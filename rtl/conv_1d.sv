==> flow/design.v <==
module conv_1d #(
    parameter DATA_WIDTH  = 8,
    parameter KERNEL_SIZE = 8,
    localparam PRODUCT_WIDTH = (DATA_WIDTH * 2),
    localparam RESULT_WIDTH  = PRODUCT_WIDTH + $clog2(KERNEL_SIZE)
) (
    input logic clk,
    input logic arst_n,
    input  logic [DATA_WIDTH-1:0] signal_data,
    input  logic                  signal_vld,
    input  logic                  signal_last,
    output logic                  signal_rdy,
    input [KERNEL_SIZE-1:0][DATA_WIDTH-1:0] kernel,
    output logic [RESULT_WIDTH-1:0] result_data,
    output logic                    result_vld,
    output logic                    result_last,
    input  logic                    result_rdy
);
  logic [KERNEL_SIZE-1:0][DATA_WIDTH-1:0] signal_buf;
  logic shift_vld;
  always_ff @(posedge clk or negedge arst_n) begin
    if (!arst_n) begin
      signal_buf <= '0;
      shift_vld <= 1'b0;
    end else begin 
      if (signal_vld) begin  
        signal_buf <= {signal_data, signal_buf[KERNEL_SIZE-1:1]}; 
      end
      shift_vld <= signal_vld;
    end
  end
  logic [KERNEL_SIZE-1:0][PRODUCT_WIDTH-1:0] products;
  always_comb begin
    for (int i = 0; i < KERNEL_SIZE; i++) begin
      products[i] = kernel[i] * signal_buf[i];
    end
  end
  logic [KERNEL_SIZE-1:0][PRODUCT_WIDTH-1:0] products_buf;
  logic products_vld;
  always_ff @(posedge clk or negedge arst_n) begin
    if (!arst_n) begin
      products_buf <= '0;
      products_vld <= 1'b0;
    end else begin
      products_buf <= products;
      products_vld <= shift_vld;
    end
  end
  logic [RESULT_WIDTH-1:0] sum;
  always_comb begin
    sum = 0;
    for (int i = 0; i < KERNEL_SIZE; i++) begin
      sum += products_buf[i];
    end
  end
  logic [RESULT_WIDTH-1:0] sum_buf;
  logic sum_vld;
  always_ff @(posedge clk or negedge arst_n) begin
    if (!arst_n) begin
      sum_buf <= '0;
      sum_vld <= 1'b0;
    end else begin
      sum_buf <= sum;
      sum_vld <= products_vld;
    end
  end
  assign result_data = sum_buf;
  assign result_vld  = sum_vld;
endmodule
# From RTL to reports: conv_1d
# Tool output for the design above, in the order of the flow.
# Lines are those of the file above, counted from 1.
# Library cell names are shortened.
# A cell with - has no value.
[design]
design = "conv_1d"
clock_port = "clk"
lib = "sky130hd"
pvt_corner = "tt_025C_1v80"

# Word-level counts
# Source: Yosys, flattened and elaborated, memories not mapped. Widths are those after wreduce; folded enables and synchronous resets count as part of the registers. Registers that Yosys merges into a memory's read port (data or address) are not register bits. Print and check cells do not count. Equal cells are merged and count once.
[word_totals]
regBits = 214
inputBits = 77
output_inout_bits = 22
elab_cells = 21
[op_classes]
addsub = 7
n_mul = 8
[ops]
columns = ["operator", "count"]
rows = [
  ["8-bit by 8-bit multiplier with 16-bit output", 8],
  ["19-bit by 16-bit adder with 19-bit output", 4],
  ["18-bit by 16-bit adder with 19-bit output", 1],
  ["17-bit by 16-bit adder with 18-bit output", 1],
  ["16-bit by 16-bit adder with 17-bit output", 1],
]

# Longest topological paths
# Yosys ltp: most cells in a row. Word level: on the elaborated netlist, between registers, memories and ports. Mapped: between sequential cells and ports; inverters and the memories' decode and read muxes count.
[logic_depth]
depth_word = 7
abc_area = 0
mapped_depth = 18
ltp_nobuf = 18

# After synthesis
# Yosys stat after the flow's synthesis: flattened, memories mapped to cells. It holds for the ABC_AREA given above (unset counts as 0); a run with the other value may have another netlist.
# Totals and module areas in this step are rounded.
[types]
columns = ["type", "count", "type_area_um2"]
rows = [
  ["fa_1", 383, 7.67E+03],
  ["dfrtp_1", 214, 5.36E+03],
  ["ha_1", 307, 3.84E+03],
  ["and2_1", 447, 2.8E+03],
  ["inv_1", 594, 2.23E+03],
  ["mux2_2", 64, 720.691],
  ["xnor2_1", 78, 683.155],
  ["a21oi_1", 78, 390.374],
  ["nand2_1", 98, 367.853],
  ["a21o_1", 27, 202.694],
  ["o21ai_0", 39, 195.187],
  ["xor2_1", 22, 192.685],
  ["nor2_1", 47, 176.419],
  ["o21a_1", 17, 127.622],
  ["nor2b_1", 18, 112.608],
  ["nand2b_1", 15, 93.84],
  ["clkbuf_1", 15, 56.304],
  ["a211oi_1", 7, 52.55],
]
# Not listed: further types 36, cells in them 77.
[mapped]
stdcells = 2547
yosys_area_um2 = 26000
sequential_area_um2 = 5400
ff_cells = 214
n_buf = 17

# Path before layout
# Source: OpenSTA report_checks on the synthesized netlist (no wires, ideal clock, input and output delay 20% of the period each), path of least setup slack; recovery checks are left aside. Register names are those of the netlist, which keeps one name where synthesis merged equal registers.
[synth_timing]
kind = "input to register"
start = "in kernel"
end = "reg (name not given)"
period_ns = 8.42
in_delay_ns = 1.684
setup_time_ns = 0.125
t_first_pin_ns = 1.684
arrival_ns = 5.487
t_required_ns = 8.295
slack_ns = 2.808
delay_ns = 3.928
driving_pins = 17
n_path_buf = 0
synth_period_reached_ns = 5.612
# "delay_ns" = arrival - input delay + setup time.
# "driving_pins": output pins that drive a net of the path, with the launching flip-flop's if there is one; two outputs of one cell count as two.
# "synth_period_reached_ns" is the clock period less the worst setup slack; recovery checks do not enter. This is arithmetic on one report: input and output delays are still those of the set period (20% each).
# Where an end lacks its bit number, it is one bit of the signal, or one of the new flip-flops if synthesis recoded a state register.
# The rows between start and end are the longest chain of elaborated cells between them; the timing report does not say that the signal goes this way. Where chains are equally long, one stands for them.
# A line is the first line of the expression or statement that the cell stems from. Yosys adds cells for indexed reads and writes and turns some case tables into memories.
[synth_via]
cell_sequence = "and2_1 -> fa_1 -> inv_1 -> fa_1 -> inv_1 -> fa_1 -> inv_1 -> fa_1 -> inv_1 -> ha_1 -> o211ai_1 -> a21oi_1 -> a211oi_1 -> nor2_1 -> a311oi_1 -> a21oi_1 -> xnor2_1"
elab_chain_cells = 1
cone_cells = 1
cone_lines = 1
classes_between = "1 x mul"
[synth_rtl]
columns = ["item", "line", "rtl"]
rows = [
  ["from (decl)", 13, "input [KERNEL_SIZE-1:0][DATA_WIDTH-1:0] kernel,"],
  ["8-bit by 8-bit multiplier with 16-bit output", 35, ""],
  ["to (assign)", 42, ""],
  ["to (assign)", 45, ""],
  ["to (decl)", 38, ""],
]

# Timing after layout
# From the final timing report of stored run 1: the path of least setup slack in the routed layout; clock arrival at registers is part of the times.
[layout_timing]
kind = "input to register"
start = "in kernel"
end = "reg (name not given)"
period_ns = 9.14
in_delay_ns = 1.83
setup_time_ns = 0.17
t_first_pin_ns = 1.83
arrival_ns = 6.76
t_required_ns = 9.54
slack_ns = 2.78
driving_pins = 16
n_path_buf = 1
# Where an end lacks its bit number, it is one bit of the signal, or one of the new flip-flops if synthesis recoded a state register.
# The rows between start and end are the longest chain of elaborated cells between them; the timing report does not say that the signal goes this way. Where chains are equally long, one stands for them.
[layout_via]
cell_sequence = "clkdlybuf4s50_1 -> and2_1 -> fa_1 -> fa_1 -> inv_1 -> fa_1 -> fa_1 -> inv_1 -> ha_1 -> nand2_1 -> o21ai_0 -> or4_1 -> a21oi_1 -> o21ai_0 -> a21oi_1 -> xnor2_1"
elab_chain_cells = 1
cone_cells = 1
cone_lines = 1
classes_between = "1 x mul"
[layout_rtl]
columns = ["item", "line", "rtl"]
rows = [
  ["from (decl)", 13, "input [KERNEL_SIZE-1:0][DATA_WIDTH-1:0] kernel,"],
  ["8-bit by 8-bit multiplier with 16-bit output", 35, ""],
  ["to (assign)", 42, ""],
  ["to (assign)", 45, ""],
  ["to (decl)", 38, ""],
]

# Flow measurements of conv_1d on sky130hd: 2 stored runs with different settings, listed in no order. Input and output delays are each 20% of the period that was set; the output load is 0.01 pF.
# "achievedPeriod_ns": clock period set for the run, less the worst setup slack. It is reckoned from that one timing run; input and output delays stay at 20% of the period that was set.
# "worst_path_ns" is the time allowed to the run's worst setup path (the clock period less input and output delay, where it has them) less its slack. Clock arrival times count: a late capture clock shortens it, a late launch clock lengthens it.
# The measured numbers are rounded.

[[run]]
name = "stored run 1"
[run.settings]
period_ns = 9.14
CORE_UTILIZATION = 17
SETUP_SLACK_MARGIN = 0.79
CORE_MARGIN = 4
CELL_PAD_IN_SITES_GLOBAL_PLACEMENT = 0
CELL_PAD_IN_SITES_DETAIL_PLACEMENT = 1
TNS_END_PERCENT = 70
ABC_AREA = 0
GPL_TIMING_DRIVEN = 0
CAP_MARGIN = 30
MIN_ROUTING_LAYER = "met2"
MAX_ROUTING_LAYER = "met4"
SLEW_MARGIN = 20
[run.results]
final_cell_area_um2 = 30000
achievedPeriod_ns = 6.365
timing.setup.ws_ns = 2.8
die_um2 = 160000
yosys.chip_area_um2 = 26000
post_route_util_pct = 20
setup_tns_ns = 0.000
worst_path_ns = 4.54
timing.worst_path_kind = "input to register"

[[run]]
name = "stored run 2"
[run.settings]
period_ns = 3.68
CORE_UTILIZATION = 33
SETUP_SLACK_MARGIN = 0.16
PLACE_DENSITY_LB_ADDON = 0.16
CELL_PAD_IN_SITES_GLOBAL_PLACEMENT = 1
TNS_END_PERCENT = 30
CTS_CLUSTER_SIZE = 84
CAP_MARGIN = 25
SLEW_MARGIN = 15
MIN_ROUTING_LAYER = "met2"
CORE_MARGIN = 2
[run.results]
yosys.chip_area_um2 = 26000
post_route_util_pct = 45
worst_path_ns = 4.65
timing.worst_path_kind = "register to register"
final_cell_area_um2 = 35000
setup_tns_ns = -32
achievedPeriod_ns = 4.649
die_um2 = 81000
timing.setup.ws_ns = -0.97
